==> flow/design.v <==
package definitions;
typedef enum logic[2:0] {
  SLL = 3'b000,	     
  SRL = 3'b001,		 
  ADD = 3'b010,		 
  SUB = 3'b011,		 
  LSW = 3'b100,
  CLR = 3'b101,
  EMK = 3'b110,
  INC = 3'b111
	 } op_code;
endpackage  
module reg_file #(parameter raw = 4 )
          ( input clk,                            
            input [raw-1:0]   rs_in,                 
            input          rt_in,                 
            input          rd_in,                 
            input          wen_in,                
            input [7:0]   wrdata_in,             
            output logic [7:0]   rs_out,         
            output logic [7:0]   rt_out
          );
          logic [7:0] RF [2**raw];  
          assign rt_out = RF[rt_in];
          assign rs_out = RF[rs_in];
          always_ff @ (posedge clk)
            if (wen_in)
              RF[rd_in] <= wrdata_in;
endmodule
Tool chain data of reg_file
What the tools print for reg_file, step after step.
Lines are those of the file above, counted from 1.
Library cell names are shortened.
Not given: -

set-up
  top module = reg_file
  clock port = clk
  standard-cell library = sky130hd
  timing corner = tt_025C_1v80

Word level
Yosys after proc, flatten, opt, wreduce and memory -nomap, before mapping. Enables and synchronous resets that opt folds into registers are not counted as muxes. Memory bits, and registers merged into a memory's read port (data or address), are not among the register bits. Print and check cells are not counted. Equal cells are merged and count once.
Memory sizes are those after Yosys's memory passes, which may raise the word count (mostly to a power of two), join words into wider ones and drop unused or constant bits.

operators by class
  muxes and demuxes = 3

operator list
  operator          count
  2-to-1 mux 8 bit  1
  2-to-1 mux 4 bit  1
  2-to-1 mux 1 bit  1

storage and ports
  flip-flop bits (word level) = 0
  memory bits (writable) = 128
  memories kept = 1
  output and inout port bits = 16
  elaborated cells = 4

memory list
  name  words  width  rd ports  wr ports  line  source
  RF    16     8      2         1         23    logic [7:0] RF [2**raw];

Depth
Yosys ltp: most cells in a row. Word level: on the elaborated netlist, between registers, memories and ports. Mapped: between sequential cells and ports; inverters and the memories' decode and read muxes count.

depth
  depth in word-level cells = 1
  ABC_AREA = 0
  mapped depth = 2
  depth with buffers taken out = 1

Synthesis result
The flow's flattened synthesis, as Yosys stat reports it; memories are mapped. The netlist is that of the ABC_AREA named above (0 if unset); the other value can give another one.

cells by type
  cell type  count  area in all (um^2)
  edfxtp_1   16     480.461
  mux2_4     16     240.23
  buf_6      2      22.522
  and2_1     1      6.256
  nor2b_1    1      6.256

mapped netlist
  standard cells after synthesis = 36
  mapped area = 755.7 um^2
  sequential part of the area = 480.5 um^2
  mapped flip-flops = 16
  buffers = 2

Path before layout
OpenSTA on the mapped netlist: ideal clock, no wires. The path of least setup slack (recovery checks aside). Input and output delay are each 20% of the period. Register names are those of the netlist, which keeps one name where synthesis merged equal registers.

timing path post-synthesis
  path type = in2reg
  start point = in wen_in
  end point = mem RF[0][0]
  period = 1.14 ns
  input delay = 0.228 ns
  setup time = 0.373 ns
  launch time at the first pin = 0.228 ns
  arrival = 0.648 ns
  data required time = 0.767 ns
  path slack = 0.119 ns
  delay of the path = 0.793 ns
  driving pins on the path = 1
  synthesis period reached = 1.021 ns

"delay of the path" is the arrival time less input delay plus setup time.
"driving pins on the path": output pins that drive a net of the path, with the launching flip-flop's if there is one; two outputs of one cell count as two.
"synthesis period reached" is the clock period less the worst setup slack; recovery checks do not enter. This is arithmetic on one report: input and output delays are still those of the set period (20% each).
Between the ends stands the longest chain of elaborated cells between them, by number of cells; it is not shown to be the way that was timed. Of several equally long chains one is given.
Each line given opens the expression or statement behind the cell; cells for indexed reads and writes are added by Yosys, which also makes memories of some case tables.
Only ways into the end's enable, where the timed path ends, are counted here.

between the ends, post-synthesis
  cell sequence = nor2b_1
  cells in the longest elaborated chain = 1
  elaborated cells between the ends (all ways) = 2
  classes of those cells = mux (2)

RTL lines, path post-synthesis
  what              line  source
  start, declared   18    input          wen_in,
  2-to-1 mux 4 bit  27    if (wen_in)
  end, declared     23    logic [7:0] RF [2**raw];

Path in the finished layout
Path of least setup slack in the final report of job 1 (OpenROAD, finished layout, wires in). Where an end is a register, its clock arrival counts in the times.

timing path post-layout
  path type = reg2out
  start point = mem RF[0][2]
  end point = out rt_out[2]
  period = 0.714 ns
  launch time at the first pin = 0.27 ns
  arrival = 1.11 ns
  data required time = 0.57 ns
  path slack = -0.54 ns
  driving pins on the path = 3

Between the ends stands the longest chain of elaborated cells between them, by number of cells; it is not shown to be the way that was timed. Of several equally long chains one is given.
A memory read counts as a cell of the chain, while the word-level depth stops at memories.

between the ends, post-layout
  cell sequence = edfxtp_1 -> mux2_4 -> buf_6
  cells in the longest elaborated chain = 1
  elaborated cells between the ends (all ways) = 1
  classes of those cells = memory (1)

RTL lines, path post-layout
  what                      line  source
  start, declared           23    logic [7:0] RF [2**raw];
  memory read (16 x 8 bit)  23
  end, declared             21    output logic [7:0]   rt_out

FLOW RESULTS
============

Settings and measured results of 2 stored flow runs for module reg_file (sky130hd), not sorted in any way. The constraints put input and output delay at 20% of the set period each and load the outputs with 0.01 pF.
By "achieved clock period" is meant the clock period of the run minus its worst setup slack. This is arithmetic on one report: input and output delays are still those of the set period (20% each).
"worst setup path time" is the time allowed to the run's worst setup path (the clock period less input and output delay, where it has them) less its slack. Clock arrival times count: a late capture clock shortens it, a late launch clock lengthens it.
By "power" is meant OpenSTA's value without simulated activity: inputs other than the clock are taken to toggle once in ten clock periods, and the tool carries that through the logic.

Job 1
==> flow/run.sh <==
#!/bin/bash
# the make line also repeats the synthesis and layout settings of config.mk as NAME=value (left out here)
make -C /OpenROAD-flow-scripts/flow DESIGN_CONFIG=/design/flow/config.mk WORK_HOME=/design/flow/orfs CLKGATE_MAP_FILE= finish
==> flow/config.mk <==
export PLATFORM = sky130hd
export DESIGN_NAME = reg_file
export DESIGN_NICKNAME = reg_file
export VERILOG_FILES = /design/flow/design.v
export SDC_FILE = /design/flow/constraint.sdc
export NUM_CORES = 4
export LEC_CHECK = 0
export ABC_AREA = 0
export CAP_MARGIN = 20
export CORE_MARGIN = 2
export CORE_UTILIZATION = 28
export CTS_CLUSTER_SIZE = 11
export GPL_ROUTABILITY_DRIVEN = 0
export GPL_TIMING_DRIVEN = 1
export MAX_ROUTING_LAYER = met5
export MIN_ROUTING_LAYER = met2
export PLACE_DENSITY = 0.84
export SETUP_SLACK_MARGIN = -0.06
export SLEW_MARGIN = 25
==> flow/constraint.sdc <==
create_clock -name core_clock -period 0.714 [get_ports {clk}]
set_input_delay 0.1428 -clock core_clock [delete_from_list [all_inputs] [get_ports {clk}]]
set_output_delay 0.1428 -clock core_clock [all_outputs]
set_load 0.01 [all_outputs]

==> results of job 1 <==
chip area after synthesis (Yosys): 755.7 um^2
die area: 3130.4 um^2
standard-cell area of the final layout: 1141.1 um^2
utilization: 0.452
worst setup slack after layout: -0.541 ns
total negative slack: -8.136 ns
worst hold slack: 0.420 ns
power: 2.106 mW
achieved clock period: 1.255 ns
worst setup path time: 1.11 ns
worst setup path kind: reg2out

Job 2
==> flow/run.sh <==
#!/bin/bash
# the make line also repeats the synthesis and layout settings of config.mk as NAME=value (left out here)
make -C /OpenROAD-flow-scripts/flow DESIGN_CONFIG=/design/flow/config.mk WORK_HOME=/design/flow/orfs CLKGATE_MAP_FILE= finish
==> flow/config.mk <==
export PLATFORM = sky130hd
export DESIGN_NAME = reg_file
export DESIGN_NICKNAME = reg_file
export VERILOG_FILES = /design/flow/design.v
export SDC_FILE = /design/flow/constraint.sdc
export NUM_CORES = 4
export LEC_CHECK = 0
export CAP_MARGIN = 20
export CELL_PAD_IN_SITES_DETAIL_PLACEMENT = 0
export CORE_MARGIN = 2
export CORE_UTILIZATION = 49
export GPL_ROUTABILITY_DRIVEN = 0
export PLACE_DENSITY_LB_ADDON = 0.28
export SLEW_MARGIN = 20
==> flow/constraint.sdc <==
create_clock -name core_clock -period 0.884 [get_ports {clk}]
set_input_delay 0.1768 -clock core_clock [delete_from_list [all_inputs] [get_ports {clk}]]
set_output_delay 0.1768 -clock core_clock [all_outputs]
set_load 0.01 [all_outputs]

==> results of job 2 <==
chip area after synthesis (Yosys): 755.7 um^2
die area: 1872.3 um^2
standard-cell area of the final layout: 1156.1 um^2
utilization: 0.786
worst setup slack after layout: -0.401 ns
total negative slack: -5.894 ns
worst hold slack: 0.472 ns
power: 1.713 mW
achieved clock period: 1.285 ns
worst setup path time: 1.11 ns
worst setup path kind: reg2out
